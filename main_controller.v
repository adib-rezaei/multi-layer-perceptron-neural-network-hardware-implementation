==> flow/design.v <==
module controller (input clk, eq_zero, nm_eq, empty, start, input[3:0] stack_out, output reg push, pop, top,
					output reg[1:0] s0, output reg s1, s2, ld_n, ld_m, done, rst, cnt, output reg[4:0] ps, ns);
    always @(posedge clk)
    begin
        if (start && ^ps === 1'bX)
            ps <= 5'd0;
        else
            ps <= ns;
    end
    always @(ps, eq_zero, nm_eq, empty, stack_out, start)
    begin
		top = 1'd1;
		s0 = 2'b00;
        {push, pop, ld_n, ld_m, ns, done, s1, s2, rst, cnt} = 10'd0;
		case (ps) 
            5'd0: begin ns = (start) ? 5'd1 : 5'd0;                                 end
            5'd1: begin rst = 1'b1; ns = 5'd2;                                     end
            5'd2: begin ld_n = 1'b1; ld_m = 1'b1; s1 = 1'b1; s2 = 1'b1; ns = 5'd3; end
            5'd3: begin push = 1'b1; s0 = 2'd0; ns = 5'd4;                         end
            5'd4: begin push = 1'b1; s0 = 2'd2; ns = 5'd5;                         end
            5'd5: begin ns = (eq_zero) ? 5'd13 : 5'd6;                              end
            5'd6: begin pop = 1'b1; s2 = 1'b0; ld_m = 1'b1; ns = 5'd7;             end 
            5'd7: begin pop = 1'b1; s1 = 1'b0; ld_n = 1'b1; ns = 5'd8;             end
            5'd8: begin ns = (nm_eq) ? 5'd15 : 5'd9;                                end
            5'd9: begin push = 1'b1; s0 = 2'd1; ns = 5'd10;                        end 
            5'd10: begin push = 1'b1; s0 = 2'd2; ns = 5'd11;                       end
            5'd11: begin push = 1'b1; s0 = 2'd1; ns = 5'd12;                       end 
            5'd12: begin push = 1'b1; s0 = 2'd3; ns = 5'd5;                        end
            5'd13: begin pop = 1'b1; ns = 5'd14;                                   end 
            5'd14: begin pop = 1'b1; ns = 5'd15;                                   end 
            5'd15: begin cnt = 1'b1; ns = (empty) ? 5'd16 : 5'd5;                   end 
            5'd16: begin done = 1'b1; ns = 5'd0;                                   end
		endcase
    end
endmodule
== From RTL to reports: controller ==
Tool output for the design above, in the order of the flow.
Line numbers count from 1 in the design file above.
Operators carry their Yosys type and port widths (W data, S select, Z words).
Cell names lack the library's common part.
A cell with n/a has no value.
Inputs
  top: controller
  clock port: clk
  cell library: sky130hd
  timing corner: tt_025C_1v80

== Elaborated design ==
Yosys after proc, flatten, opt, wreduce and memory -nomap, before mapping. Enables and synchronous resets that opt folds into registers are not counted as muxes. Memory bits, and registers merged into a memory's read port (data or address), are not among the register bits. Print and check cells are not counted. Equal cells are merged and count once.
Cells by class
  reductions and logical operators: 10
  equal/unequal tests: 17
  mux-type cells: 14
Operator list (number)
  $pmux W5 S15: 1
  $eq A5 B4 Y1 const B: 8
  $eq A5 B3 Y1 const B: 4
  $reduce_or A2 Y1: 5
  $eq A5 B2 Y1 const B: 2
  $mux W1: 9
  $reduce_or A6 Y1: 1
  $pmux W2 S3: 1
  $eq A5 B1 Y1 const B: 1
  $eq A5 B5 Y1 const B: 1
  $logic_not A5 Y1: 1
  $reduce_xor A5 Y1: 1
  $mux W5: 1
  $reduce_or A4 Y1: 1
  $mux W4: 1
  $mux W3: 1
  $eqx A1 B1 Y1 const B: 1
  $logic_and A1 B1 Y1: 1
Storage and ports
  register bits after elaboration: 5
  output and inout port bits: 22
  input bits: 9

== Logic depth ==
Depth = most cells in a row (Yosys ltp): at word level without a register or memory, in the mapped netlist without a sequential cell, where the memories' decode and read muxes count.
Depth
  word-level depth: 3
  ABC_AREA: 0
  gate-level depth with buffers: 5
  gate-level depth less buffers: 3

== Mapped cells and area ==
Source: synth_stat.txt of the flow (Yosys; design flattened, memories mapped). It holds for the ABC_AREA given above (unset counts as 0); a run with the other value may have another netlist.
Synthesis totals
  sequential area: 100.1 sq um
  cells in the netlist: 74
  synthesis area: 569.3 sq um
  flip-flop cells: 5
Cells by type
  dfxtp_1: number 5, total area 100.096 sq um
  a21oi_1: number 7, total area 35.034 sq um
  a2111oi_4: number 1, total area 27.526 sq um
  buf_2: number 5, total area 25.024 sq um
  buf_4: number 3, total area 22.522 sq um
  and2_1: number 3, total area 18.768 sq um
  nand2_1: number 5, total area 18.768 sq um
  a2111oi_2: number 1, total area 15.014 sq um
  a211oi_1: number 2, total area 15.014 sq um
  a21o_1: number 2, total area 15.014 sq um
  a221oi_2: number 1, total area 15.014 sq um
  nor2_1: number 4, total area 15.014 sq um
  nor4b_2: number 1, total area 15.014 sq um
  o21a_1: number 2, total area 15.014 sq um
  nand2b_1: number 2, total area 12.512 sq um
  nor2b_1: number 2, total area 12.512 sq um
  buf_6: number 1, total area 11.261 sq um
  inv_1: number 3, total area 11.261 sq um
Not listed: further types 22, cells in them 24.

== Worst setup path after synthesis ==
Source: OpenSTA report_checks on the synthesized netlist (no wires, ideal clock, input and output delay 20% of the period each), path of least setup slack; recovery checks are left aside. Register names are those of the netlist, which keeps one name where synthesis merged equal registers.
Timing path post-synthesis
  path kind: reg2out
  start: register ps[0]
  end: output s2
  arrival: 1.300 ns
  path delay: 1.300 ns
  driving pins on the path: 6
  time at the first pin: 0.000 ns
  period: 1.88 ns
  setup slack: 0.204 ns
  required time: 1.504 ns
  period reached after synthesis: 1.676 ns
"path delay" is the arrival time less input delay plus setup time.
A path that ends at an output port has no setup time.
"driving pins on the path": output pins that drive a net of the path, with the launching flip-flop's if there is one; two outputs of one cell count as two.
"period reached after synthesis" is the clock period less the worst setup slack; recovery checks do not enter. This is arithmetic on one report: input and output delays are still those of the set period (20% each).
Between the ends stands the longest chain of elaborated cells between them, by number of cells; it is not shown to be the way that was timed. Of several equally long chains one is given.
Each line given opens the expression or statement behind the cell; cells for indexed reads and writes are added by Yosys, which also makes memories of some case tables.
Between the ends, post-synthesis
  cell sequence: dfxtp_1 -> buf_6 -> buf_2 -> or2_2 -> nor2_1 -> buf_4
  cells in the longest elaborated chain: 2
  elaborated cells on any way between the ends: 2
  classes of those cells: 1 x eq/ne; 1 x mux
Ends and longest elaborated chain, post-synthesis
  start, declared: line 2  | output reg[1:0] s0, output reg s1, s2, ld_n, ld_m, done, rst, cnt, output reg[4:0] ps, ns);
  start, assigned: line 6  | ps <= 5'd0;
  start, assigned: line 8  | ps <= ns;
  $eq A5 B2 Y1: line 15  | case (ps)
  $mux W1: line 15
  end, declared: line 2

== Timing after layout ==
From the final timing report of run 1: the path of least setup slack in the routed layout; clock arrival at registers is part of the times.
Timing path after layout
  path kind: reg2out
  start: register ps[0]
  end: output ns[1]
  arrival: 1.59 ns
  driving pins on the path: 6
  period: 1.88 ns
  required time: 1.50 ns
  setup slack: -0.08 ns
  time at the first pin: 0.24 ns
Between the ends stands the longest chain of elaborated cells between them, by number of cells; it is not shown to be the way that was timed. Of several equally long chains one is given.
Between the ends, after layout
  cell sequence: dfxtp_4 -> buf_6 -> or3b_1 -> a221oi_2 -> or2_1 -> buf_2
  cells in the longest elaborated chain: 3
  elaborated cells on any way between the ends: 18
  classes of those cells: 15 x eq/ne; 1 x mux; 2 x reduce/logical
Ends and longest elaborated chain, after layout
  start, declared: line 2  | output reg[1:0] s0, output reg s1, s2, ld_n, ld_m, done, rst, cnt, output reg[4:0] ps, ns);
  start, assigned: line 6  | ps <= 5'd0;
  start, assigned: line 8  | ps <= ns;
  $eq A5 B4 Y1: line 15  | case (ps)
  $reduce_or A2 Y1
  $pmux W5 S15: line 15
  end, declared: line 2

Add stored flow runs of controller

Record of 2 stored runs of the RTL-to-layout flow on controller, platform sky130hd. The runs are unordered. Constraints: input delay and output delay 20% of the set period each, output load 0.01 pF.
By "time of the worst setup path" is meant the share of the clock period that the worst setup path is allowed (20% is reserved at inputs, 20% at outputs), minus its slack. Clock arrival times at its registers enter into it.
"total power after layout" is the tool's figure for a default switching activity; nothing was simulated.

==> run 1: settings <==
{ "period_ns": 1.88, "CORE_UTILIZATION": 30, "PLACE_DENSITY_LB_ADDON": 0.1, "CELL_PAD_IN_SITES_GLOBAL_PLACEMENT": 2, "GPL_ROUTABILITY_DRIVEN": 0, "CTS_CLUSTER_SIZE": 13, "SLEW_MARGIN": 25, "MIN_ROUTING_LAYER": "met2", "MAX_ROUTING_LAYER": "met4", "CAP_MARGIN": 20, "CORE_MARGIN": 2 }
==> run 1: results <==
die size: 2,261.9 sq um
smallest hold slack: 0.600 ns
total power after layout: 691.9 uW
netlist area reported by Yosys: 569.3 sq um
standard-cell area after layout: 1,104.8 sq um
utilization in the final report: 0.626
time of the worst setup path: 1.59 ns
type of the worst setup path: reg2out
worst setup slack after layout: -0.084 ns

==> run 2: settings <==
{ "period_ns": 1.75, "CORE_UTILIZATION": 32, "CAP_MARGIN": 20, "CORE_MARGIN": 2, "SLEW_MARGIN": 20 }
==> run 2: results <==
die size: 2,132.6 sq um
smallest hold slack: 0.721 ns
total power after layout: 864.9 uW
netlist area reported by Yosys: 569.3 sq um
standard-cell area after layout: 1,266.2 sq um
utilization in the final report: 0.741
time of the worst setup path: 1.55 ns
type of the worst setup path: reg2out
worst setup slack after layout: -0.149 ns
